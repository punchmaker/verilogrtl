==> flow/design.v <==
module pipeline_break #(
    parameter   VALID_MODE  = 1     ,
    parameter   READY_MODE  = 1     ,
    parameter   DATA_WIDTH  = 128
    )(
    input                               clk             ,
    input                               rst_n           ,
    input                               i_valid         ,
    output                              i_ready         ,
    input       [DATA_WIDTH-1:0]        i_data          ,
    output                              o_valid         ,
    input                               o_ready         ,
    output      [DATA_WIDTH-1:0]        o_data
    );
wire                            mid_valid       ;
wire                            mid_ready       ;
wire    [DATA_WIDTH-1:0]        mid_data        ;
generate
if (READY_MODE == 0) begin : READY_BYPASS_MODE
    assign mid_valid = i_valid  ;
    assign i_ready   = mid_ready;
    assign mid_data  = i_data   ;
end
else begin : READY_DELAY_MODE
    reg                     i_valid_tmp ;
    reg                     i_ready_tmp ;
    reg [DATA_WIDTH-1:0]    i_data_tmp  ;
    always @(posedge clk or negedge rst_n) begin
        if (rst_n == 1'b0) begin
            i_valid_tmp <= 1'b0;
        end
        else if (i_valid == 1'b1 && mid_ready == 1'b0 && i_valid_tmp == 1'b0) begin
            i_valid_tmp <= 1'b1;
        end
        else if (mid_ready == 1'b1) begin
            i_valid_tmp <= 1'b0;
        end
        else;
    end
    always @(posedge clk or negedge rst_n) begin
        if (rst_n == 1'b0) begin
            i_ready_tmp <= 1'b0;
        end
        else begin
            i_ready_tmp <= mid_ready;
        end
    end
    always @(posedge clk ) begin
        if (i_valid == 1'b1 && mid_ready == 1'b0 && i_valid_tmp == 1'b0) begin
            i_data_tmp <= i_data;
        end
        else;
    end
    assign mid_valid =  i_valid_tmp | i_valid       ;
    assign i_ready   = ~i_valid_tmp | i_ready_tmp   ;
    assign mid_data  = i_valid_tmp == 1'b1 ? i_data_tmp : i_data;
end
if (VALID_MODE == 0) begin : VALID_BYPASS_MODE
    assign o_valid   = mid_valid;
    assign mid_ready = o_ready  ;
    assign o_data    = mid_data ;
end
else begin : VALID_DELAY_MODE
    reg                     o_valid_tmp ;
    reg [DATA_WIDTH-1:0]    o_data_tmp  ;
    always @(posedge clk or negedge rst_n) begin
        if (rst_n == 1'b0) begin
            o_valid_tmp <= 1'b0;
        end
        else if (mid_valid == 1'b1) begin
            o_valid_tmp <= 1'b1;
        end
        else if (o_ready == 1'b1) begin
            o_valid_tmp <= 1'b0;
        end
        else;
    end
    always @(posedge clk ) begin
        if (mid_valid == 1'b1 && mid_ready == 1'b1) begin
            o_data_tmp <= mid_data;
        end
        else;
    end
    assign o_valid   =  o_valid_tmp             ;
    assign mid_ready = ~o_valid_tmp | o_ready   ;
    assign o_data    = o_data_tmp;
end
endgenerate
endmodule
# From RTL to reports: pipeline_break
# Tool output for the design above, in the order of the flow.
# Lines are those of the file above, counted from 1.
# Library cell names are shortened.
# A cell with n/a has no value.
# inputs
top_module,pipeline_break
clock_port,clk
lib,sky130hd
lib_corner,tt_025C_1v80

# After elaboration
# Yosys after proc, flatten, opt, wreduce and memory -nomap, before mapping. Memory bits, and registers merged into a memory's read port (data or address), are not among the register bits. Print and check cells are not counted. Equal cells are merged and count once.
# bits
romBits,0
regBits,259
word_cells,21
input_bits,132
out_inout_bits,130
clocked_rd_ports_x_width,0
ram_bits,0
memories,0
latchBits,0
# classes
shift,0
mul,0
eq_ne,0
n_div,0
add_sub_neg,0
compare,0
logic,6
reduce_logical,5
muxes,5
# op_table
cell,count
128-bit 2-to-1 mux,1
2-bit nonzero test,2
1-bit 2-to-1 mux,4
1-bit bitwise OR,3
1-bit logical AND,3
1-bit inverter,3

# Longest topological paths
# Yosys ltp: most cells in a row. Word level: on the elaborated netlist, between registers, memories and ports. Mapped: between sequential cells and ports; inverters and the memories' decode and read muxes count.
# logic_depth
depth_word,6
ABC_AREA,0
ltp_mapped,5
ltp_nobuf,2

# After synthesis
# Source: synth_stat.txt of the flow (Yosys; design flattened, memories mapped). It holds for the ABC_AREA given above (unset counts as 0); a run with the other value may have another netlist.
# Totals and module areas in this step are rounded.
# by_type
type,count,type_area_um2
edfxtp_1,256,7.69E+03
mux2_4,76,1.14E+03
mux2_2,52,585.562
buf_6,10,112.608
dfrtp_1,3,75.072
buf_2,5,25.024
nand2b_1,2,12.512
nor2_1,2,7.507
nor3b_1,1,7.507
o21a_1,1,7.507
nand2_1,1,3.754
# synth_totals
ff_cells,259
cell_count,409
yosys_area_um2,9700
seq_area_um2,7800
buf_cells,15

# Timing after synthesis
# OpenSTA on the mapped netlist: ideal clock, no wires. The path of least setup slack (recovery checks aside). Input and output delay are each 20% of the period. Register names are those of the netlist, which keeps one name where synthesis merged equal registers.
# synth_path
kind,input -> register
startpoint,input port o_ready
endpoint,register READY_DELAY_MODE.i_data_tmp[0]
stages,2
launch_ns,2.700
setup_ns,0.798
setup_slack_ns,0.496
t_arrival_ns,12.206
delay_ns,10.304
t_required_ns,12.702
path_buffers,0
in_delay_ns,2.700
clock_period_ns,13.5
synth_period_reached_ns,13.004
# "delay_ns" = arrival - input delay + setup time.
# "stages" counts driving pins, that of a launching flip-flop among them; a cell with two outputs on the path counts twice.
# "synth_period_reached_ns" = period - worst setup slack (recovery checks aside). The figure is calculated, with input and output delays left at 20% of the set period.
# The rows between start and end are the longest chain of elaborated cells between them; the timing report does not say that the signal goes this way. Where chains are equally long, one stands for them.
# A line is the first line of the expression or statement that the cell stems from. Yosys adds cells for indexed reads and writes and turns some case tables into memories.
# synth_via
cell_sequence,nand2b_1 -> nor3b_1
elab_chain_cells,4
cone_cells,4
classes_between,logic: 2; reduce/logical: 2
# synth_rtl
item,line,rtl
start: declaration,12,"input                               o_ready         ,"
1-bit bitwise OR,85,assign mid_ready = ~o_valid_tmp | o_ready   ;
1-bit inverter,49,if (i_valid == 1'b1 && mid_ready == 1'b0 && i_valid_tmp == 1'b0) begin
1-bit logical AND (2 in a row),49,
end: assignment,50,i_data_tmp <= i_data;
end: declaration,27,reg [DATA_WIDTH-1:0]    i_data_tmp  ;

# Path in the finished layout
# Path of least setup slack in the final report of flow run A (OpenROAD, finished layout, wires in). Where an end is a register, its clock arrival counts in the times.
# layout_path
kind,register -> output
startpoint,register READY_DELAY_MODE.i_valid_tmp
endpoint,output port i_ready
t_required_ns,12.40
setup_slack_ns,10.41
path_buffers,4
stages,6
launch_ns,0.50
t_arrival_ns,1.99
clock_period_ns,15.5
out_delay_ns,3.10
# The rows between start and end are the longest chain of elaborated cells between them; the timing report does not say that the signal goes this way. Where chains are equally long, one stands for them.
# A register here has more assigning lines than the two given.
# layout_via
cell_sequence,dfrtp_1 -> buf_6 -> buf_6 -> buf_6 -> nand2b_1 -> clkdlybuf4s50_1
elab_chain_cells,2
cone_cells,2
classes_between,logic: 2
# layout_rtl
item,line,rtl
start: declaration,25,reg                     i_valid_tmp ;
start: assignment,30,i_valid_tmp <= 1'b0;
start: assignment,33,i_valid_tmp <= 1'b1;
1-bit inverter,55,assign i_ready   = ~i_valid_tmp | i_ready_tmp   ;
1-bit bitwise OR,55,
end: declaration,9,"output                              i_ready         ,"

# Below are 2 stored runs of the flow (Yosys, OpenROAD; platform sky130hd) on pipeline_break, each with its settings and what was measured, unordered. Constraints: input delay and output delay 20% of the set period each, output load 0.01 pF.
# "period_reached_ns" means the clock period less the worst setup slack. The figure is calculated, with input and output delays left at 20% of the set period.
# By "worstPathTime_ns" is meant the share of the clock period that the worst setup path is allowed (20% is reserved at inputs, 20% at outputs), minus its slack. Clock arrival times at its registers enter into it.
# "power_total_uw" is the tool's figure for a default switching activity; nothing was simulated.
# Measured values are rounded.
# Settings: -- = not set for that run.
name,flow run A,flow run B
period_ns,15.5,20.8
CORE_UTILIZATION,47,40
SETUP_SLACK_MARGIN,-1.07,--
PLACE_DENSITY_LB_ADDON,0.09,--
CELL_PAD_IN_SITES_GLOBAL_PLACEMENT,2,--
GPL_TIMING_DRIVEN,0,--
CTS_CLUSTER_SIZE,91,--
CTS_CLUSTER_DIAMETER,111,--
MIN_ROUTING_LAYER,met1,--
CAP_MARGIN,20,20
CORE_MARGIN,2,2
SLEW_MARGIN,20,20
ys_area_um2,9700,9700
design_die_area_um2,22000,25000
post_route_stdcell_area_um2,13000,13000
final_util_frac,0.65,0.57
timing.setup.ws_ns,10,14
tns_setup_ns,0.000,0.000
holdWs_ns,0.53,0.54
power_total_uw,1400,1200
period_reached_ns,5.090,6.464
worstPathTime_ns,1.99,2.30
path_kind,register -> output,input -> register
